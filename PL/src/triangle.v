==> flow/design.v <==
`timescale 1ns / 1ps
package Fixedpoint;
endpackage
module triangle #(
    parameter WIDTH = 32,
    parameter CNT_MAX = 32'hffffffff
)(
    input wire[31:0] step,
    input wire clk,
    input wire rst_n,
    output wire[13:0] tri_out
    );
    reg[31:0] step_reg=0;
    reg[WIDTH-1:0] cnt=0;
    reg flag = 0;
    reg[31:0] max_cnt0,min_cnt=0;
    assign tri_out = cnt[31:18];
    always @(posedge clk, negedge rst_n) begin
        if(rst_n == 0) begin
            step_reg <= 0;
        end
        else begin
            step_reg <= step;
        end
    end
    always @(posedge clk, negedge rst_n) begin
        if(rst_n == 0) begin
            cnt <= 0;
        end
        else begin
            if(flag == 0) begin
                cnt <= cnt+step_reg;
            end
            else begin
                cnt <= cnt-step_reg;
            end
        end
    end
    always @(posedge clk, negedge rst_n) begin
        if(rst_n == 0) begin
            flag <= 0;
        end
        else begin
            if(cnt > (CNT_MAX-(step_reg<<1))) begin
                flag <= 1;
            end
            else if(cnt < (step_reg<<1)) begin
                flag <= 0;
            end
            else begin
                flag <= flag;
            end
        end
    end
endmodule
# Reports on triangle
# The steps from the RTL of triangle to its reports follow in flow order.
# Line numbers count from 1 in the design file above.
# Operators carry their Yosys type and port widths (W data, S select, Z words).
# Cell names lack the library's common part.
# Not given: n/a
[inputs]
design = "triangle"
clock_port = "clk"
lib = "sky130hd"
pvt_corner = "tt_025C_1v80"

# Word level
# Counts by Yosys on the flattened word-level netlist (proc, flatten, opt, wreduce; memories kept). Register bits leave out memories and registers merged into their read ports (data or address). Print and check cells are left out. Cells with the same type and inputs are merged into one.
[op_classes]
n_reduce_logical = 1
addsub = 3
mux = 3
n_cmp = 2
[op_table]
columns = ["cell", "count"]
rows = [
  ["$add A32 B32 Y32", 1],
  ["$sub A32 B32 Y32", 1],
  ["$sub A32 B32 Y32 const A", 1],
  ["$gt A32 B32 Y1", 1],
  ["$lt A32 B32 Y1", 1],
  ["$mux W32", 1],
  ["$reduce_bool A2 Y1", 1],
  ["$mux W1", 2],
]
[word_totals]
ff_bits = 65
elab_cells = 12

# Logic depth
# Longest topological path by Yosys (ltp), each cell counted once; first at word level (registers and memories cut), then after technology mapping (sequential cells cut; the memories' decode and read muxes count).
[logic_depth]
ltp_word = 3
ABC_AREA = 0
ltp_mapped = 17

# Synthesis result
# Source: synth_stat.txt of the flow (Yosys; design flattened, memories mapped). It holds for the ABC_AREA given above (unset counts as 0); a run with the other value may have another netlist.
# Totals and module areas in this step are rounded.
[synth_totals]
mapped_cells = 604
ffs = 65
yosys_area_um2 = 5500
[by_type]
columns = ["cell", "count", "type_area_um2"]
rows = [
  ["dfrtp_1", 65, 1626.56],
  ["ha_1", 94, 1.18E+03],
  ["xnor2_1", 47, 411.645],
  ["a21oi_1", 61, 305.293],
  ["inv_1", 49, 183.926],
  ["a21o_1", 23, 172.666],
  ["nor2_1", 38, 142.637],
  ["buf_4", 15, 112.608],
  ["nand2_1", 30, 112.608],
  ["o21ai_0", 21, 105.101],
  ["xor2_1", 12, 105.101],
  ["o21bai_1", 13, 97.594],
  ["a31oi_1", 13, 81.328],
  ["nor4_1", 12, 75.072],
  ["and3_1", 9, 56.304],
  ["nand3_1", 11, 55.053],
  ["nor2b_1", 8, 50.048],
  ["nand4_1", 7, 43.792],
]
# Other cell types: 35; their cells: 76.

# Worst setup path after synthesis
# Source: OpenSTA report_checks on the synthesized netlist (no wires, ideal clock, input and output delay 20% of the period each), path of least setup slack; recovery checks are left aside. Register names are those of the netlist, which keeps one name where synthesis merged equal registers.
[synth_timing]
path_kind = "reg-to-reg"
startpoint = "register step_reg[0]"
endpoint = "register cnt[31]"
path_delay_ns = 3.591
arrival_time_ns = 3.511
clock_period_ns = 5.03
path_slack_ns = 1.439
t_required_ns = 4.950
setup_time_ns = 0.080
t_first_pin_ns = 0.000
driving_pins = 18
synth_period_reached_ns = 3.591
# "path_delay_ns" = arrival - input delay + setup time.
# "driving_pins": output pins that drive a net of the path, with the launching flip-flop's if there is one; two outputs of one cell count as two.
# "synth_period_reached_ns" is the clock period less the worst setup slack; recovery checks do not enter. This is arithmetic on one report: input and output delays are still those of the set period (20% each).
# The rows between start and end are the longest chain of elaborated cells between them; the timing report does not say that the signal goes this way. Where chains are equally long, one stands for them.
# A line is the first line of the expression or statement that the cell stems from. Yosys adds cells for indexed reads and writes and turns some case tables into memories.
# A register here has more assigning lines than the two given.
[synth_between]
path_cell_list = "dfrtp_1 -> inv_1 -> ha_1 -> inv_1 -> nor4_1 -> and3_1 -> and3_1 -> nor2_1 -> xnor2_1 -> ha_1 -> clkbuf_1 -> a21o_1 -> a41o_1 -> and2_4 -> a311o_1 -> a31o_1 -> a21oi_2 -> xnor2_1"
elab_chain_cells = 2
cells_between = 3
cone_lines = 3
classes_between = "2 x add/sub; 1 x mux"
[synth_rtl]
columns = ["element", "line_no", "rtl"]
rows = [
  ["start, declared", 13, "reg[31:0] step_reg=0;"],
  ["start, assigned", 20, "step_reg <= 0;"],
  ["start, assigned", 23, "step_reg <= step;"],
  ["$add A32 B32 Y32", 32, "cnt <= cnt+step_reg;"],
  ["$mux W32", 31, "if(flag == 0) begin"],
  ["end, assigned", 32, ""],
  ["end, assigned", 35, "cnt <= cnt-step_reg;"],
  ["end, declared", 14, "reg[WIDTH-1:0] cnt=0;"],
]

# Timing after layout
# Path of least setup slack in the final report of flow run B (OpenROAD, finished layout, wires in). Where an end is a register, its clock arrival counts in the times.
[layout_timing]
path_kind = "reg-to-reg"
startpoint = "register step_reg[2]"
endpoint = "register cnt[31]"
t_first_pin_ns = 0.35
clock_period_ns = 4.19
t_required_ns = 4.46
path_slack_ns = 0.15
arrival_time_ns = 4.31
setup_time_ns = 0.08
driving_pins = 16
# The rows between start and end are the longest chain of elaborated cells between them; the timing report does not say that the signal goes this way. Where chains are equally long, one stands for them.
# A register here has more assigning lines than the two given.
[layout_between]
path_cell_list = "dfrtp_1 -> inv_1 -> nand4_1 -> nor4_2 -> and3_2 -> and3_1 -> nor2_1 -> xnor2_1 -> ha_1 -> a21o_1 -> a41o_1 -> and2_4 -> a311o_1 -> a31o_1 -> a21oi_2 -> xnor2_1"
elab_chain_cells = 2
cells_between = 3
cone_lines = 3
classes_between = "2 x add/sub; 1 x mux"
[layout_rtl]
columns = ["element", "line_no", "rtl"]
rows = [
  ["start, declared", 13, "reg[31:0] step_reg=0;"],
  ["start, assigned", 20, "step_reg <= 0;"],
  ["start, assigned", 23, "step_reg <= step;"],
  ["$add A32 B32 Y32", 32, "cnt <= cnt+step_reg;"],
  ["$mux W32", 31, "if(flag == 0) begin"],
  ["end, assigned", 32, ""],
  ["end, assigned", 35, "cnt <= cnt-step_reg;"],
  ["end, declared", 14, "reg[WIDTH-1:0] cnt=0;"],
]

# Flow measurements of triangle on sky130hd: 2 stored runs with different settings, listed in no order. Input and output delays are each 20% of the period that was set; the output load is 0.01 pF.
# "achieved_clock_period_ns": clock period set for the run, less the worst setup slack. It is reckoned from that one timing run; input and output delays stay at 20% of the period that was set.
# "critical_path_time_ns" = time allowed to the worst setup path (clock period - input delay - output delay, where it has them) - its slack; a late launch clock adds to it, a late capture clock takes from it.
# "power_total_mw" rests on the timing tool's default activity at the inputs, not on a simulated workload.
# Measured values are rounded.

[[run]]
name = "flow run A"
[run.settings]
period_ns = 4.44
CORE_UTILIZATION = 56
SETUP_SLACK_MARGIN = 0.46
PLACE_DENSITY = 0.79
CELL_PAD_IN_SITES_GLOBAL_PLACEMENT = 2
ABC_AREA = 0
GPL_TIMING_DRIVEN = 0
GPL_ROUTABILITY_DRIVEN = 0
CTS_CLUSTER_DIAMETER = 173
CAP_MARGIN = 10
SLEW_MARGIN = 5
MIN_ROUTING_LAYER = "met1"
MAX_ROUTING_LAYER = "met5"
CORE_MARGIN = 2
[run.results]
outcome = "not finished: placement ended with error GPL-0301"

[[run]]
name = "flow run B"
[run.settings]
period_ns = 4.19
CORE_UTILIZATION = 69
SETUP_SLACK_MARGIN = 0.08
CELL_PAD_IN_SITES_DETAIL_PLACEMENT = 0
TNS_END_PERCENT = 40
GPL_TIMING_DRIVEN = 1
CTS_CLUSTER_SIZE = 63
CTS_CLUSTER_DIAMETER = 398
MIN_ROUTING_LAYER = "met1"
CAP_MARGIN = 20
CORE_MARGIN = 2
SLEW_MARGIN = 20
[run.results]
final_die_area_um2 = 8700
power_total_mw = 6.1
synth_chip_area_um2 = 5500
post_route_util_pct = 81
critical_path_time_ns = 4.04
worst_path_kind = "reg-to-reg"
finalCellArea_um2 = 6300
achieved_clock_period_ns = 4.041
setup_tns_ns = 0.000
hold_worst_slack_ns = 0.61
fin_ws_ns = 0.15
